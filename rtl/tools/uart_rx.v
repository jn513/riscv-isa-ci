==> flow/design.v <==
module uart_tool_rx(
    input  wire       clk          ,  
    input  wire       resetn       ,  
    input  wire       uart_rxd     ,  
    input  wire       uart_rx_en   ,  
    output wire       uart_rx_break,  
    output wire       uart_rx_valid,  
    output reg  [PAYLOAD_BITS-1:0] uart_rx_data    
);
parameter   BIT_RATE        = 9600;  
localparam  BIT_P           = 1_000_000_000 * 1/BIT_RATE;  
parameter   CLK_HZ          =    50_000_000;
localparam  CLK_P           = 1_000_000_000 * 1/CLK_HZ;  
parameter   PAYLOAD_BITS    = 8;
parameter   STOP_BITS       = 1;
localparam       CYCLES_PER_BIT     = BIT_P / CLK_P;
localparam       COUNT_REG_LEN      = 1+$clog2(CYCLES_PER_BIT);
reg rxd_reg;
reg rxd_reg_0;
reg [PAYLOAD_BITS-1:0] recieved_data;
reg [COUNT_REG_LEN-1:0] cycle_counter;
reg [3:0] bit_counter;
reg bit_sample;
reg [2:0] fsm_state;
reg [2:0] n_fsm_state;
localparam FSM_IDLE = 0;
localparam FSM_START= 1;
localparam FSM_RECV = 2;
localparam FSM_STOP = 3;
assign uart_rx_break = uart_rx_valid && ~|recieved_data;
assign uart_rx_valid = fsm_state == FSM_STOP && n_fsm_state == FSM_IDLE;
always @(posedge clk) begin
    if(!resetn) begin
        uart_rx_data  <= {PAYLOAD_BITS{1'b0}};
    end else if (fsm_state == FSM_STOP) begin
        uart_rx_data  <= recieved_data;
    end
end
wire next_bit     = cycle_counter == CYCLES_PER_BIT ||
                        fsm_state       == FSM_STOP && 
                        cycle_counter   == CYCLES_PER_BIT/2;
wire payload_done = bit_counter   == PAYLOAD_BITS  ;
always @(*) begin : p_n_fsm_state
    case(fsm_state)
        FSM_IDLE : n_fsm_state = rxd_reg      ? FSM_IDLE : FSM_START;
        FSM_START: n_fsm_state = next_bit     ? FSM_RECV : FSM_START;
        FSM_RECV : n_fsm_state = payload_done ? FSM_STOP : FSM_RECV ;
        FSM_STOP : n_fsm_state = next_bit     ? FSM_IDLE : FSM_STOP ;
        default  : n_fsm_state = FSM_IDLE;
    endcase
end
integer i = 0;
always @(posedge clk) begin : p_recieved_data
    if(!resetn) begin
        recieved_data <= {PAYLOAD_BITS{1'b0}};
    end else if(fsm_state == FSM_IDLE             ) begin
        recieved_data <= {PAYLOAD_BITS{1'b0}};
    end else if(fsm_state == FSM_RECV && next_bit ) begin
        recieved_data[PAYLOAD_BITS-1] <= bit_sample;
        for ( i = PAYLOAD_BITS-2; i >= 0; i = i - 1) begin
            recieved_data[i] <= recieved_data[i+1];
        end
    end
end
always @(posedge clk) begin : p_bit_counter
    if(!resetn) begin
        bit_counter <= 4'b0;
    end else if(fsm_state != FSM_RECV) begin
        bit_counter <= {COUNT_REG_LEN{1'b0}};
    end else if(fsm_state == FSM_RECV && next_bit) begin
        bit_counter <= bit_counter + 1'b1;
    end
end
always @(posedge clk) begin : p_bit_sample
    if(!resetn) begin
        bit_sample <= 1'b0;
    end else if (cycle_counter == CYCLES_PER_BIT/2) begin
        bit_sample <= rxd_reg;
    end
end
always @(posedge clk) begin : p_cycle_counter
    if(!resetn) begin
        cycle_counter <= {COUNT_REG_LEN{1'b0}};
    end else if(next_bit) begin
        cycle_counter <= {COUNT_REG_LEN{1'b0}};
    end else if(fsm_state == FSM_START || 
                fsm_state == FSM_RECV  || 
                fsm_state == FSM_STOP   ) begin
        cycle_counter <= cycle_counter + 1'b1;
    end
end
always @(posedge clk) begin : p_fsm_state
    if(!resetn) begin
        fsm_state <= FSM_IDLE;
    end else begin
        fsm_state <= n_fsm_state;
    end
end
always @(posedge clk) begin : p_rxd_reg
    if(!resetn) begin
        rxd_reg     <= 1'b1;
        rxd_reg_0   <= 1'b1;
    end else if(uart_rx_en) begin
        rxd_reg     <= rxd_reg_0;
        rxd_reg_0   <= uart_rxd;
    end
end
endmodule
# Step by step through the tools: uart_tool_rx
# What the tools print for uart_tool_rx, step after step.
# Lines are those of the file above, counted from 1.
# Operators carry their Yosys type and port widths (W data, S select, Z words).
# Not given: n/a
# design
top_module	uart_tool_rx
clock_port	clk
library	sky130hd
lib_corner	tt_025C_1v80

# Elaborated design
# Yosys after proc, flatten, opt, wreduce and memory -nomap, before mapping. Enables and synchronous resets that opt folds into registers are not counted as muxes. Memory bits, and registers merged into a memory's read port (data or address), are not among the register bits. Print and check cells are not counted. Equal cells are merged and count once.
# word_totals
register_bits	40
input_bits	4
word_cells	44
# classes
addsub	2
n_eq	7
mux	5
bitwise	1
reduce_logical	14
# ops
cell	count
$add A14 B1 Y14 const B	1
$eq A14 B12 Y1 const B	1
$eq A14 B13 Y1 const B	1
$reduce_or A8 Y1	1
$pmux W2 S4	1
$reduce_or A2 Y1	3
$eq A3 B2 Y1 const B	2
$logic_not A3 Y1	2
$logic_and A1 B1 Y1	4
$add A4 B1 Y4 const B	1
$eq A4 B4 Y1 const B	1
$mux W2	2
$logic_or A1 B1 Y1	3
$eq A3 B1 Y1 const B	1
$ne A3 B2 Y1 const B	1
$mux W1	2
$not A1 Y1	1
$logic_not A1 Y1	1

# Longest topological paths
# Longest topological path by Yosys (ltp), each cell counted once; first at word level (registers and memories cut), then after technology mapping (sequential cells cut; the memories' decode and read muxes count).
# logic_depth
depth_word	8
abc_area	0
ltp_mapped	7
depth_no_buf	6

# After synthesis
# The flow's flattened synthesis, as Yosys stat reports it; memories are mapped. The netlist is that of the ABC_AREA named above (0 if unset); the other value can give another one.
# synth_totals
cells	192
yosys_area_um2	1795.5
seq_area_um2	820.8
flip_flops	41
# by_type
type	count	area_total_um2
sky130_fd_sc_hd__dfxtp_1	41	820.787
sky130_fd_sc_hd__mux2i_1	20	200.192
sky130_fd_sc_hd__nor2_1	28	105.101
sky130_fd_sc_hd__xor2_1	8	70.067
sky130_fd_sc_hd__nor2b_1	11	68.816
sky130_fd_sc_hd__nand2_1	16	60.058
sky130_fd_sc_hd__xnor2_1	6	52.55
sky130_fd_sc_hd__ha_1	4	50.048
sky130_fd_sc_hd__and3_1	4	25.024
sky130_fd_sc_hd__nand3_1	5	25.024
sky130_fd_sc_hd__inv_1	6	22.522
sky130_fd_sc_hd__nor4_4	1	21.27
sky130_fd_sc_hd__a21oi_1	4	20.019
sky130_fd_sc_hd__nor3_1	4	20.019
sky130_fd_sc_hd__nor4_1	3	18.768
sky130_fd_sc_hd__or3_1	3	18.768
sky130_fd_sc_hd__nor4b_2	1	15.014
sky130_fd_sc_hd__o211ai_1	2	15.014
# Other cell types: 18; their cells: 25.

# Worst setup path after synthesis
# Source: OpenSTA report_checks on the synthesized netlist (no wires, ideal clock, input and output delay 20% of the period each), path of least setup slack; recovery checks are left aside. Register names are those of the netlist, which keeps one name where synthesis merged equal registers.
# synth_timing
kind	register to output
from	reg cycle_counter[4]
to	out uart_rx_break
period_ps	2070
output_delay_ps	414
t_arrival_ps	1699
setup_slack_ps	-43
path_delay_ps	1699
path_stages	6
n_path_buf	0
period_less_setup_slack_ps	2113
# "path_delay_ps" is the arrival time less input delay plus setup time.
# At an output port there is no setup time.
# "path_stages" counts driving pins, that of a launching flip-flop among them; a cell with two outputs on the path counts twice.
# "period_less_setup_slack_ps" = period - worst setup slack (recovery checks aside). The figure is calculated, with input and output delays left at 20% of the set period.
# Between the ends stands the longest chain of elaborated cells between them, by number of cells; it is not shown to be the way that was timed. Of several equally long chains one is given.
# A line is the first line of the expression or statement that the cell stems from. Yosys adds cells for indexed reads and writes and turns some case tables into memories.
# At most two assigning lines are given for a register; there are more.
# synth_between
path_cell_list	sky130_fd_sc_hd__dfxtp_1 -> sky130_fd_sc_hd__or4b_4 -> sky130_fd_sc_hd__nor3_1 -> sky130_fd_sc_hd__o21ai_1 -> sky130_fd_sc_hd__a21o_1 -> sky130_fd_sc_hd__a21oi_1
elab_chain_len	8
# synth_lines
element	line	text
from (decl)	21	reg [COUNT_REG_LEN-1:0] cycle_counter;
from (assign)	83	cycle_counter <= {COUNT_REG_LEN{1'b0}};
from (assign)	89	cycle_counter <= cycle_counter + 1'b1;
$eq A14 B12 Y1	41	cycle_counter   == CYCLES_PER_BIT/2;
$logic_and A1 B1 Y1	40	fsm_state       == FSM_STOP &&
$logic_or A1 B1 Y1	39	wire next_bit     = cycle_counter == CYCLES_PER_BIT ||
$mux W2	48	FSM_STOP : n_fsm_state = next_bit     ? FSM_IDLE : FSM_STOP ;
$pmux W2 S4	44	case(fsm_state)
$logic_not A3 Y1	31	assign uart_rx_valid = fsm_state == FSM_STOP && n_fsm_state == FSM_IDLE;
$logic_and A1 B1 Y1	31
$logic_and A1 B1 Y1	30	assign uart_rx_break = uart_rx_valid && ~|recieved_data;
to (decl)	6	output wire       uart_rx_break,

# Path in the finished layout
# From the final timing report of stored run 2: the path of least setup slack in the routed layout; clock arrival at registers is part of the times.
# The path's times are printed in steps of 10 ps; the period is the one set.
# layout_timing
kind	register to output
from	reg cycle_counter[10]
to	out uart_rx_break
period_ps	2090
output_delay_ps	420
t_arrival_ps	1850
setup_slack_ps	-170
path_stages	7
n_path_buf	1
# Between the ends stands the longest chain of elaborated cells between them, by number of cells; it is not shown to be the way that was timed. Of several equally long chains one is given.
# At most two assigning lines are given for a register; there are more.
# layout_between
path_cell_list	sky130_fd_sc_hd__dfxtp_2 -> sky130_fd_sc_hd__or4b_4 -> sky130_fd_sc_hd__nor3_4 -> sky130_fd_sc_hd__o21ai_2 -> sky130_fd_sc_hd__a21o_1 -> sky130_fd_sc_hd__a21oi_2 -> sky130_fd_sc_hd__buf_2
elab_chain_len	8
# layout_lines
element	line	text
from (decl)	21	reg [COUNT_REG_LEN-1:0] cycle_counter;
from (assign)	83	cycle_counter <= {COUNT_REG_LEN{1'b0}};
from (assign)	89	cycle_counter <= cycle_counter + 1'b1;
$eq A14 B12 Y1	41	cycle_counter   == CYCLES_PER_BIT/2;
$logic_and A1 B1 Y1	40	fsm_state       == FSM_STOP &&
$logic_or A1 B1 Y1	39	wire next_bit     = cycle_counter == CYCLES_PER_BIT ||
$mux W2	48	FSM_STOP : n_fsm_state = next_bit     ? FSM_IDLE : FSM_STOP ;
$pmux W2 S4	44	case(fsm_state)
$logic_not A3 Y1	31	assign uart_rx_valid = fsm_state == FSM_STOP && n_fsm_state == FSM_IDLE;
$logic_and A1 B1 Y1	31
$logic_and A1 B1 Y1	30	assign uart_rx_break = uart_rx_valid && ~|recieved_data;
to (decl)	6	output wire       uart_rx_break,

# Record of 2 stored runs of the RTL-to-layout flow on uart_tool_rx, platform sky130hd. The runs are unordered. Constraints: input delay and output delay 20% of the set period each, output load 0.01 pF.
# "period_reached_ps" = clock period - worst setup slack. The figure is calculated, with input and output delays left at 20% of the set period.
# "worst_path_ps": the worst setup path's part of the clock period (all of it between registers, 20% less for each end at a port) less its slack. A launch clock that arrives late makes it longer, a capture clock that arrives late makes it shorter.
# "power.total_mw" is the tool's figure for a default switching activity; nothing was simulated.
# "worst_path_ps" is known to 10 ps.
# A setting shown as - is not set for that run.
# A result given as - is not shown for that run.
run	period_ns	CORE_UTILIZATION	SETUP_SLACK_MARGIN	PLACE_DENSITY_LB_ADDON	CELL_PAD_IN_SITES_DETAIL_PLACEMENT	TNS_END_PERCENT	GPL_ROUTABILITY_DRIVEN	CTS_CLUSTER_SIZE	CTS_CLUSTER_DIAMETER	CAP_MARGIN	MIN_ROUTING_LAYER	CORE_MARGIN	SLEW_MARGIN	CORE_ASPECT_RATIO	ABC_AREA	GPL_TIMING_DRIVEN	MAX_ROUTING_LAYER	period_reached_ps	post_synth_area_um2	final_setup_tns_ps	power.total_mw	worst_path_ps	timing.worst_path_kind	layout_utilization_frac	setup_ws_ps	hold_worst_slack_ps	dieArea_um2	cell_area_final_um2
stored run 1	1.5	49	0.4	0.26	2	30	0	69	329	5	met1	2	20	-	-	-	-	-	-	-	-	-	-	-	-	-	-	-
stored run 2	2.09	20	0.34	0.08	-	25	-	-	-	5	-	8	15	0.54	0	1	met5	2263	1795.5	-310	1.600	1850	register to output	0.301	-173	470	12410.1	2625.0
# Stored run 1: unfinished; error DPL-0033 in placement
