==> flow/design.v <==
module uart_tool_tx(
    input  wire         clk         ,  
    input  wire         resetn      ,  
    output wire         uart_txd    ,  
    output wire         uart_tx_busy,  
    input  wire         uart_tx_en  ,  
    input  wire [PAYLOAD_BITS-1:0]   uart_tx_data   
);
parameter   BIT_RATE        = 9600;  
localparam  BIT_P           = 1_000_000_000 * 1/BIT_RATE;  
parameter   CLK_HZ          =    50_000_000;
localparam  CLK_P           = 1_000_000_000 * 1/CLK_HZ;  
parameter   PAYLOAD_BITS    = 8;
parameter   STOP_BITS       = 1;
localparam       CYCLES_PER_BIT     = BIT_P / CLK_P;
localparam       COUNT_REG_LEN      = 1+$clog2(CYCLES_PER_BIT);
reg txd_reg;
reg [PAYLOAD_BITS-1:0] data_to_send;
reg [COUNT_REG_LEN-1:0] cycle_counter;
reg [3:0] bit_counter;
reg [2:0] fsm_state;
reg [2:0] n_fsm_state;
localparam FSM_IDLE = 0;
localparam FSM_START= 1;
localparam FSM_SEND = 2;
localparam FSM_STOP = 3;
assign uart_tx_busy = fsm_state != FSM_IDLE;
assign uart_txd     = txd_reg;
wire next_bit     = cycle_counter == CYCLES_PER_BIT;
wire payload_done = bit_counter   == PAYLOAD_BITS  ;
wire stop_done    = bit_counter   == STOP_BITS && fsm_state == FSM_STOP;
always @(*) begin : p_n_fsm_state
    case(fsm_state)
        FSM_IDLE : n_fsm_state = uart_tx_en   ? FSM_START: FSM_IDLE ;
        FSM_START: n_fsm_state = next_bit     ? FSM_SEND : FSM_START;
        FSM_SEND : n_fsm_state = payload_done ? FSM_STOP : FSM_SEND ;
        FSM_STOP : n_fsm_state = stop_done    ? FSM_IDLE : FSM_STOP ;
        default  : n_fsm_state = FSM_IDLE;
    endcase
end
integer i = 0;
always @(posedge clk) begin : p_data_to_send
    if(!resetn) begin
        data_to_send <= {PAYLOAD_BITS{1'b0}};
    end else if(fsm_state == FSM_IDLE && uart_tx_en) begin
        data_to_send <= uart_tx_data;
    end else if(fsm_state       == FSM_SEND       && next_bit ) begin
        for ( i = PAYLOAD_BITS-2; i >= 0; i = i - 1) begin
            data_to_send[i] <= data_to_send[i+1];
        end
    end
end
always @(posedge clk) begin : p_bit_counter
    if(!resetn) begin
        bit_counter <= 4'b0;
    end else if(fsm_state != FSM_SEND && fsm_state != FSM_STOP) begin
        bit_counter <= {COUNT_REG_LEN{1'b0}};
    end else if(fsm_state == FSM_SEND && n_fsm_state == FSM_STOP) begin
        bit_counter <= {COUNT_REG_LEN{1'b0}};
    end else if(fsm_state == FSM_STOP&& next_bit) begin
        bit_counter <= bit_counter + 1'b1;
    end else if(fsm_state == FSM_SEND && next_bit) begin
        bit_counter <= bit_counter + 1'b1;
    end
end
always @(posedge clk) begin : p_cycle_counter
    if(!resetn) begin
        cycle_counter <= {COUNT_REG_LEN{1'b0}};
    end else if(next_bit) begin
        cycle_counter <= {COUNT_REG_LEN{1'b0}};
    end else if(fsm_state == FSM_START || 
                fsm_state == FSM_SEND  || 
                fsm_state == FSM_STOP   ) begin
        cycle_counter <= cycle_counter + 1'b1;
    end
end
always @(posedge clk) begin : p_fsm_state
    if(!resetn) begin
        fsm_state <= FSM_IDLE;
    end else begin
        fsm_state <= n_fsm_state;
    end
end
always @(posedge clk) begin : p_txd_reg
    if(!resetn) begin
        txd_reg <= 1'b1;
    end else if(fsm_state == FSM_IDLE) begin
        txd_reg <= 1'b1;
    end else if(fsm_state == FSM_START) begin
        txd_reg <= 1'b0;
    end else if(fsm_state == FSM_SEND) begin
        txd_reg <= data_to_send[0];
    end else if(fsm_state == FSM_STOP) begin
        txd_reg <= 1'b1;
    end
end
endmodule
## From RTL to reports: uart_tool_tx

What the tools print for uart_tool_tx, step after step.
Line numbers count from 1 in the design file above.
Operators carry their Yosys type and port widths (W data, S select, Z words).
Cell names lack the library's common part.
The mark n/a stands for no value.

| design | value |
|---|---|
| design top | uart_tool_tx |
| clock port | clk |
| cell library | sky130hd |
| timing corner | tt_025C_1v80 |

## After elaboration

Counts by Yosys on the flattened word-level netlist (proc, flatten, opt, wreduce; memories kept). Register bits leave out memories and registers merged into their read ports (data or address). Print and check cells are left out. Cells with the same type and inputs are merged into one.

| bit counts | value |
|---|---|
| register bits | 30 |
| bits of input ports | 11 |
| word-level cells | 58 |
| output and inout port bits | 2 |

| cells by class | value |
|---|---|
| bitwise operators | 1 |
| muxes and demuxes | 24 |
| reduce/logical cells | 16 |
| add/sub/neg operators | 2 |
| equal/unequal tests | 9 |

Operator list:

| operator | count |
|---|---|
| $mux W1 | 19 |
| $add A14 B1 Y14 const B | 1 |
| $eq A14 B13 Y1 const B | 1 |
| $eq A3 B2 Y1 const B | 3 |
| $pmux W2 S4 | 1 |
| $mux W4 | 2 |
| $logic_and A1 B1 Y1 | 6 |
| $ne A3 B2 Y1 const B | 2 |
| $reduce_bool A3 Y1 | 2 |
| $reduce_bool A2 Y1 | 2 |
| $reduce_or A2 Y1 | 2 |
| $add A4 B1 Y4 const B | 1 |
| $eq A4 B1 Y1 const B | 1 |
| $eq A4 B4 Y1 const B | 1 |
| $mux W2 | 2 |
| $eq A3 B1 Y1 const B | 1 |
| $logic_not A3 Y1 | 1 |
| $reduce_or A3 Y1 | 1 |
| $logic_or A1 B1 Y1 | 2 |
| $not A1 Y1 | 1 |

## Logic depth

Depth = most cells in a row (Yosys ltp): at word level without a register or memory, in the mapped netlist without a sequential cell, where the memories' decode and read muxes count.

| depth | value |
|---|---|
| word-level depth | 7 |
| ABC_AREA | 0 |
| mapped depth | 7 |
| depth with buffers taken out | 6 |

## Netlist

Source: synth_stat.txt of the flow (Yosys; design flattened, memories mapped). It holds for the ABC_AREA given above (unset counts as 0); a run with the other value may have another netlist.
Totals and module areas in this step are rounded.

Cell types:

| type | count | total area (um2) |
|---|---|---|
| dfxtp_1 | 29 | 580.557 |
| nor2_1 | 20 | 75.072 |
| mux2i_1 | 7 | 70.067 |
| xnor2_1 | 8 | 70.067 |
| ha_1 | 5 | 62.56 |
| a21oi_1 | 12 | 60.058 |
| nand2_1 | 12 | 45.043 |
| o21ai_0 | 9 | 45.043 |
| xor2_1 | 5 | 43.792 |
| inv_1 | 10 | 37.536 |
| nand3_1 | 5 | 25.024 |
| nand4_4 | 1 | 21.27 |
| nor3_1 | 4 | 20.019 |
| clkbuf_1 | 5 | 18.768 |
| nand2b_1 | 3 | 18.768 |
| nand4_1 | 3 | 18.768 |
| nand3_4 | 1 | 17.517 |
| o2111ai_1 | 2 | 17.517 |

Not listed: further types 19, cells in them 21.

| synthesis totals | value |
|---|---|
| flip-flop cells | 29 |
| area of sequential cells | 580 um2 |
| cell count | 162 |
| buffers | 5 |
| mapped area | 1400 um2 |

## Worst setup path after synthesis

Path of least setup slack by OpenSTA after synthesis, without wires, with an ideal clock, recovery checks aside; 20% of the period is set as input and as output delay. Where synthesis merged equal registers, the netlist keeps one of their names.

| timing after synthesis | value |
|---|---|
| path kind | reg2reg |
| start | register cycle_counter[3] |
| end | register cycle_counter[13] |
| data required time | 1.880 ns |
| driving pins on the path | 5 |
| delay of the path | 1.628 ns |
| period | 1.95 ns |
| setup time | 0.070 ns |
| path slack | 0.322 ns |
| time at the first pin | 0.000 ns |
| data arrival time | 1.558 ns |
| path buffers | 0 |
| synthesis period reached | 1.628 ns |

"delay of the path" = arrival - input delay + setup time.
"driving pins on the path": output pins that drive a net of the path, with the launching flip-flop's if there is one; two outputs of one cell count as two.
"synthesis period reached" is the clock period less the worst setup slack; recovery checks do not enter. This is arithmetic on one report: input and output delays are still those of the set period (20% each).
The rows between start and end are the longest chain of elaborated cells between them; the timing report does not say that the signal goes this way. Where chains are equally long, one stands for them.
Each line given opens the expression or statement behind the cell; cells for indexed reads and writes are added by Yosys, which also makes memories of some case tables.
At most two assigning lines are given for a register; there are more.

| on the way, after synthesis | value |
|---|---|
| cell sequence | dfxtp_1 -> nand4_4 -> or4_4 -> or3_1 -> a21oi_1 |
| length of the longest elaborated chain | 2 |
| elaborated cells on any way between the ends | 3 |
| RTL lines with such cells | 2 |
| those cells by class | 1 x add/sub; 1 x eq/ne; 1 x reduce/logical |

Ends and longest elaborated chain, after synthesis:

| what | line | RTL |
|---|---|---|
| from (decl) | 19 | `reg [COUNT_REG_LEN-1:0] cycle_counter;` |
| from (assign) | 68 | `cycle_counter <= {COUNT_REG_LEN{1'b0}};` |
| from (assign) | 74 | `cycle_counter <= cycle_counter + 1'b1;` |
| $eq A14 B13 Y1 | 29 | `wire next_bit     = cycle_counter == CYCLES_PER_BIT;` |
| $reduce_or A2 Y1 | n/a |  |
| to (assign) | 68 |  |
| to (assign) | 74 |  |
| to (decl) | 19 |  |

## Path in the finished layout

From the final timing report of record 1: the path of least setup slack in the routed layout; clock arrival at registers is part of the times.

| timing after layout | value |
|---|---|
| path kind | reg2reg |
| start | register cycle_counter[7] |
| end | register cycle_counter[13] |
| data arrival time | 1.76 ns |
| setup time | 0.06 ns |
| path slack | -0.05 ns |
| driving pins on the path | 6 |
| path buffers | 1 |
| time at the first pin | 0.28 ns |
| period | 1.49 ns |
| data required time | 1.71 ns |

The rows between start and end are the longest chain of elaborated cells between them; the timing report does not say that the signal goes this way. Where chains are equally long, one stands for them.
At most two assigning lines are given for a register; there are more.

| on the way, after layout | value |
|---|---|
| cell sequence | dfxtp_4 -> buf_12 -> nand3_4 -> or4_4 -> or3_1 -> a21oi_2 |
| length of the longest elaborated chain | 2 |
| elaborated cells on any way between the ends | 3 |
| RTL lines with such cells | 2 |
| those cells by class | 1 x add/sub; 1 x eq/ne; 1 x reduce/logical |

Ends and longest elaborated chain, after layout:

| what | line | RTL |
|---|---|---|
| from (decl) | 19 | `reg [COUNT_REG_LEN-1:0] cycle_counter;` |
| from (assign) | 68 | `cycle_counter <= {COUNT_REG_LEN{1'b0}};` |
| from (assign) | 74 | `cycle_counter <= cycle_counter + 1'b1;` |
| $eq A14 B13 Y1 | 29 | `wire next_bit     = cycle_counter == CYCLES_PER_BIT;` |
| $reduce_or A2 Y1 | n/a |  |
| to (assign) | 68 |  |
| to (assign) | 74 |  |
| to (decl) | 19 |  |

Settings and measured results of 2 stored flow runs for module uart_tool_tx (sky130hd), not sorted in any way. The constraints put input and output delay at 20% of the set period each and load the outputs with 0.01 pF.
"clock period achieved" = clock period - worst setup slack. The figure is calculated, with input and output delays left at 20% of the set period.
"total design power" rests on the timing tool's default activity at the inputs, not on a simulated workload.
Results are given in rounded form.
Settings: -- = not set for that run.

| run name | period_ns | CORE_UTILIZATION | SETUP_SLACK_MARGIN | HOLD_SLACK_MARGIN | CORE_MARGIN | CELL_PAD_IN_SITES_GLOBAL_PLACEMENT | CELL_PAD_IN_SITES_DETAIL_PLACEMENT | TNS_END_PERCENT | CTS_CLUSTER_DIAMETER | CAP_MARGIN | SLEW_MARGIN | setup slack of the critical path (ns) | smallest hold slack (ns) | post-synthesis cell area (um2) | overall die area (um2) | total design power (µW) | standard-cell area of the final layout (um2) | clock period achieved (ns) |
|---|---|---|---|---|---|---|---|---|---|---|---|---|---|---|---|---|---|---|
| record 1 | 1.49 | 18 | 0.12 | 0.22 | 3 | 1 | 0 | 65 | 240 | 30 | 20 | -0.049 | 0.47 | 1400 | 9000 | 1800 | 2300 | 1.539 |
| record 2 | 1.02 | 40 | -- | -- | 2 | -- | -- | -- | -- | 20 | 20 | -0.48 | 0.44 | 1400 | 4100 | 2200 | 2200 | 1.502 |
